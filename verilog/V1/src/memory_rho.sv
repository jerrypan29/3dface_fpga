==> flow/design.v <==
`timescale 1ns / 1ps
module memory_rho#(
parameter DATA_WIDTH = 32,
parameter DATA_DEPTH = 10,
parameter NUM_LOOP=10
)
(
  input logic clk,
  input logic rst,
  input logic rd_en,
  input logic wr_en ,
  input logic loop_next,
  input logic [DATA_WIDTH-1:0] din,
  output logic [DATA_WIDTH-1:0] dout ,
  output logic [$clog2(NUM_LOOP)-1:0] num_loop_current
);
localparam BOTTOM =DATA_DEPTH-1 ;
logic [DATA_WIDTH-1:0] memory[DATA_DEPTH];
logic [$clog2(DATA_DEPTH)-1:0] rd_ptr;
logic [$clog2(DATA_DEPTH)-1:0] wr_ptr;
logic [$clog2(DATA_DEPTH)-1:0] din_cnt;
logic [$clog2(DATA_DEPTH)-1:0] dout_cnt;
logic [$clog2(NUM_LOOP)-1:0] num_loop_current_r;
assign num_loop_current=num_loop_current_r;
always_ff @( posedge clk or negedge rst ) begin 
    if(!rst) begin
        integer i;
        for(i=0;i<DATA_DEPTH;i=i+1) begin
            memory[i]<=0;
        end
        rd_ptr<=0;
        wr_ptr<=0;
        din_cnt<=0;
        dout_cnt<=0;
        num_loop_current_r<=0;
    end
    else if (wr_en) begin
        memory[wr_ptr]<=din;
        if(num_loop_current_r<NUM_LOOP) begin
            num_loop_current_r<=num_loop_current_r+1'b1;
        end
        else begin
            num_loop_current_r<=NUM_LOOP;
        end
        rd_ptr <= wr_ptr;
        if(wr_ptr!=BOTTOM) begin
            wr_ptr<=wr_ptr+1;
        end 
        else begin
            wr_ptr <=0;
        end
        dout_cnt<=0;
        if(din_cnt!=DATA_DEPTH) begin
            din_cnt <= din_cnt+1;
        end 
    end
    else if((!wr_en)&&rd_en&&(!loop_next)) begin
        dout<= memory[rd_ptr];
        if(dout_cnt!=din_cnt-1) begin
            if(rd_ptr!=0) begin
                rd_ptr<=rd_ptr-1;
            end 
            else begin
                rd_ptr<=BOTTOM;
            end
        end
        dout_cnt <= dout_cnt+1;
    end
    else if((!wr_en)&&rd_en&&loop_next) begin
        dout<= memory[rd_ptr];
        if(rd_ptr!=BOTTOM) begin
            rd_ptr<=rd_ptr+1;
        end
        else begin
            rd_ptr <= 0;
        end
    end     
end
endmodule
### Tool chain data of memory_rho

What the tools print for memory_rho, step after step.
Line numbers count from 1 in the design file above.
Operators carry their Yosys type and port widths (W data, S select, Z words).
Cell names lack the library's common part.
The mark -- stands for no value.

| set-up | value |
|---|---|
| top module | memory_rho |
| clock port | clk |
| cell library | sky130hd |
| library corner | tt_025C_1v80 |

### Elaborated design

Yosys after proc, flatten, opt, wreduce and memory -nomap, before mapping. Print and check cells are not counted. Equal cells are merged and count once.

| cells by class | value |
|---|---|
| add/sub/neg operators | 7 |
| order comparisons | 1 |
| equal/unequal tests | 23 |
| mux-type cells | 13 |
| bitwise operators | 1 |
| reduce/logical cells | 24 |

Operators by type and width:

| operator | number |
|---|---|
| $pmux W32 S10 | 1 |
| $mux W32 | 2 |
| $mux W4 | 10 |
| $eq A4 B3 Y1 const B | 8 |
| $ne A4 B32 Y1 | 1 |
| $reduce_and A2 Y1 | 12 |
| $add A4 B1 Y4 const B | 5 |
| $eq A4 B2 Y1 const B | 4 |
| $eq A4 B4 Y1 const B | 4 |
| $ne A4 B4 Y1 const B | 3 |
| $eq A4 B1 Y1 const B | 2 |
| $logic_not A4 Y1 | 2 |
| $sub A4 B1 Y5 const B | 1 |
| $reduce_bool A2 Y1 | 2 |
| $sub A4 B1 Y4 const B | 1 |
| $lt A4 B4 Y1 const B | 1 |
| $reduce_bool A4 Y1 | 1 |
| $logic_and A1 B1 Y1 | 3 |
| $ne A3 B2 Y1 const B | 1 |
| $reduce_and A3 Y1 | 1 |
| $reduce_bool A3 Y1 | 1 |
| $logic_not A1 Y1 | 2 |
| $not A1 Y1 | 1 |

| word-level totals | value |
|---|---|
| register bits | 372 |
| input port bits | 37 |

### Depth

Depth = most cells in a row (Yosys ltp): at word level without a register or memory, in the mapped netlist without a sequential cell, where the memories' decode and read muxes count.

| logic depth | value |
|---|---|
| depth in word-level cells | 6 |
| ABC_AREA | 1 |
| gate-level depth with buffers | 12 |
| gate-level depth less buffers | 12 |

### Mapped cells and area

The flow's flattened synthesis, as Yosys stat reports it; memories are mapped. The netlist is that of the ABC_AREA named above (0 if unset); the other value can give another one.

Cell types:

| type | number |
|---|---|
| dfrtp_1 | 340 |
| nand2_1 | 547 |
| o21ai_0 | 319 |
| nand3_1 | 238 |
| edfxtp_1 | 32 |
| inv_1 | 90 |
| nor2_1 | 85 |
| clkbuf_1 | 64 |
| buf_2 | 47 |
| o21ai_1 | 45 |
| nand4_1 | 33 |
| ha_1 | 5 |
| xor2_1 | 6 |
| nand3_2 | 4 |
| nor2_4 | 3 |
| nand2_2 | 5 |
| buf_1 | 6 |
| buf_4 | 3 |

Not listed: further types 9, cells in them 18.

| synthesis totals | value |
|---|---|
| standard cells after synthesis | 1,890 |
| synthesis area | 16,254.3 sq um |
| sequential area | 9,469.1 sq um |
| flip-flop cells | 372 |
| buffer cells | 121 |

### Path before layout

Source: OpenSTA report_checks on the synthesized netlist (no wires, ideal clock, input and output delay 20% of the period each), path of least setup slack; recovery checks are left aside. Register names are those of the netlist, which keeps one name where synthesis merged equal registers.

| timing post-synthesis | value |
|---|---|
| path kind | input -> register |
| start point | input wr_en |
| end point | register dout[0] |
| clock period | 3.35 ns |
| library setup time | 0.421 ns |
| time at the first pin | 0.670 ns |
| arrival | 2.311 ns |
| data required time | 2.929 ns |
| setup slack | 0.618 ns |
| delay of the path | 2.062 ns |
| stages on the path | 4 |
| synthesis period reached | 2.732 ns |

"delay of the path" = arrival - input delay + setup time.
"stages on the path" counts driving pins, that of a launching flip-flop among them; a cell with two outputs on the path counts twice.
"synthesis period reached" = period - worst setup slack (recovery checks aside). The figure is calculated, with input and output delays left at 20% of the set period.
Between the ends stands the longest chain of elaborated cells between them, by number of cells; it is not shown to be the way that was timed. Of several equally long chains one is given.
Each line given opens the expression or statement behind the cell; cells for indexed reads and writes are added by Yosys, which also makes memories of some case tables.
The path ends at the enable pin of a flip-flop; only ways to that pin are counted.

| on the way, post-synthesis | value |
|---|---|
| cells stage by stage | buf_6 inv_2 nand2_2 nor2_1 |
| cells in the longest elaborated chain | 5 |
| elaborated cells between the ends (all ways) | 7 |

RTL lines, path post-synthesis:

| what | RTL line | text |
|---|---|---|
| start: declaration | 11 | `input logic wr_en ,` |
| $logic_not A1 Y1 | 57 | `else if((!wr_en)&&rd_en&&(!loop_next)) begin` |
| $logic_and A1 B1 Y1 x2 | 57 |  |
| $reduce_bool A2 Y1 | -- |  |
| $reduce_and A3 Y1 | -- |  |
| end: assignment | 58 | `dout<= memory[rd_ptr];` |
| end: assignment | 70 | `dout<= memory[rd_ptr];` |
| end: declaration | 14 | `output logic [DATA_WIDTH-1:0] dout ,` |

### Worst path after layout

Path of least setup slack in the final report of flow run 1 (OpenROAD, finished layout, wires in). Where an end is a register, its clock arrival counts in the times.

| timing post-layout | value |
|---|---|
| path kind | register -> register |
| start point | register rd_ptr[1] |
| end point | register dout[12] |
| clock period | 2.18 ns |
| library setup time | 0.11 ns |
| time at the first pin | 0.58 ns |
| arrival | 2.47 ns |
| data required time | 2.62 ns |
| setup slack | 0.15 ns |
| stages on the path | 9 |

Between the ends stands the longest chain of elaborated cells between them, by number of cells; it is not shown to be the way that was timed. Of several equally long chains one is given.
A register here has more assigning lines than the two given.

| on the way, post-layout | value |
|---|---|
| cells stage by stage | dfrtp_2 buf_4 nor2_4 nand3_4 buf_4 buf_4 o21ai_0 nor2_1 nand4_1 |
| cells in the longest elaborated chain | 4 |
| elaborated cells between the ends (all ways) | 13 |

RTL lines, path post-layout:

| what | RTL line | text |
|---|---|---|
| start: declaration | 19 | `logic [$clog2(DATA_DEPTH)-1:0] rd_ptr;` |
| start: assignment | 45 | `rd_ptr <= wr_ptr;` |
| start: assignment | 61 | `rd_ptr<=rd_ptr-1;` |
| $eq A4 B4 Y1 | 70 | `dout<= memory[rd_ptr];` |
| $pmux W32 S10 | 70 |  |
| $mux W32 | 69 | `else if((!wr_en)&&rd_en&&loop_next) begin` |
| $mux W32 | 57 | `else if((!wr_en)&&rd_en&&(!loop_next)) begin` |
| end: assignment | 58 | `dout<= memory[rd_ptr];` |
| end: assignment | 70 |  |
| end: declaration | 14 | `output logic [DATA_WIDTH-1:0] dout ,` |

Subject: memory_rho on sky130hd, stored results

Hello all,

Below are 2 stored runs of the flow (Yosys, OpenROAD; platform sky130hd) on memory_rho, each with its settings and what was measured, unordered. Constraints: input delay and output delay 20% of the set period each, output load 0.01 pF.
"clock period achieved": clock period set for the run, less the worst setup slack. It is reckoned from that one timing run; input and output delays stay at 20% of the period that was set.
"time of the worst setup path" is the time allowed to the run's worst setup path (the clock period less input and output delay, where it has them) less its slack. Clock arrival times count: a late capture clock shortens it, a late launch clock lengthens it.
By "power consumption" is meant OpenSTA's value without simulated activity: inputs other than the clock are taken to toggle once in ten clock periods, and the tool carries that through the logic.
A setting shown as n/a is not set for that run.

| setting or result | flow run 1 | flow run 2 |
|---|---|---|
| period_ns | 2.18 | 2.14 |
| CORE_UTILIZATION | 36 | 20 |
| SETUP_SLACK_MARGIN | 0.31 | n/a |
| PLACE_DENSITY_LB_ADDON | 0.08 | n/a |
| CELL_PAD_IN_SITES_DETAIL_PLACEMENT | 1 | n/a |
| TNS_END_PERCENT | 5 | n/a |
| ABC_AREA | 1 | n/a |
| GPL_TIMING_DRIVEN | 1 | n/a |
| GPL_ROUTABILITY_DRIVEN | 0 | n/a |
| CTS_CLUSTER_SIZE | 55 | n/a |
| CTS_CLUSTER_DIAMETER | 276 | n/a |
| CAP_MARGIN | 15 | 20 |
| MIN_ROUTING_LAYER | met2 | n/a |
| MAX_ROUTING_LAYER | met4 | n/a |
| CORE_MARGIN | 2 | 2 |
| SLEW_MARGIN | 20 | 20 |
| synthesis area (sq um) | 16,254.3 | 16,126.7 |
| die size (sq um) | 46,865.8 | 82,921.0 |
| standard-cell area after layout (sq um) | 18,997.0 | 20,141.8 |
| final utilization (%) | 42.8 | 25.1 |
| setup slack of the worst path (ns) | 0.151 | 0.047 |
| total negative slack on setup checks (ns) | 0.000 | 0.000 |
| power consumption (mW) | 25.289 | 29.348 |
| clock period achieved (ns) | 2.029 | 2.093 |
| time of the worst setup path (ns) | 2.03 | 2.09 |
| critical path kind | register -> register | register -> register |

Thanks
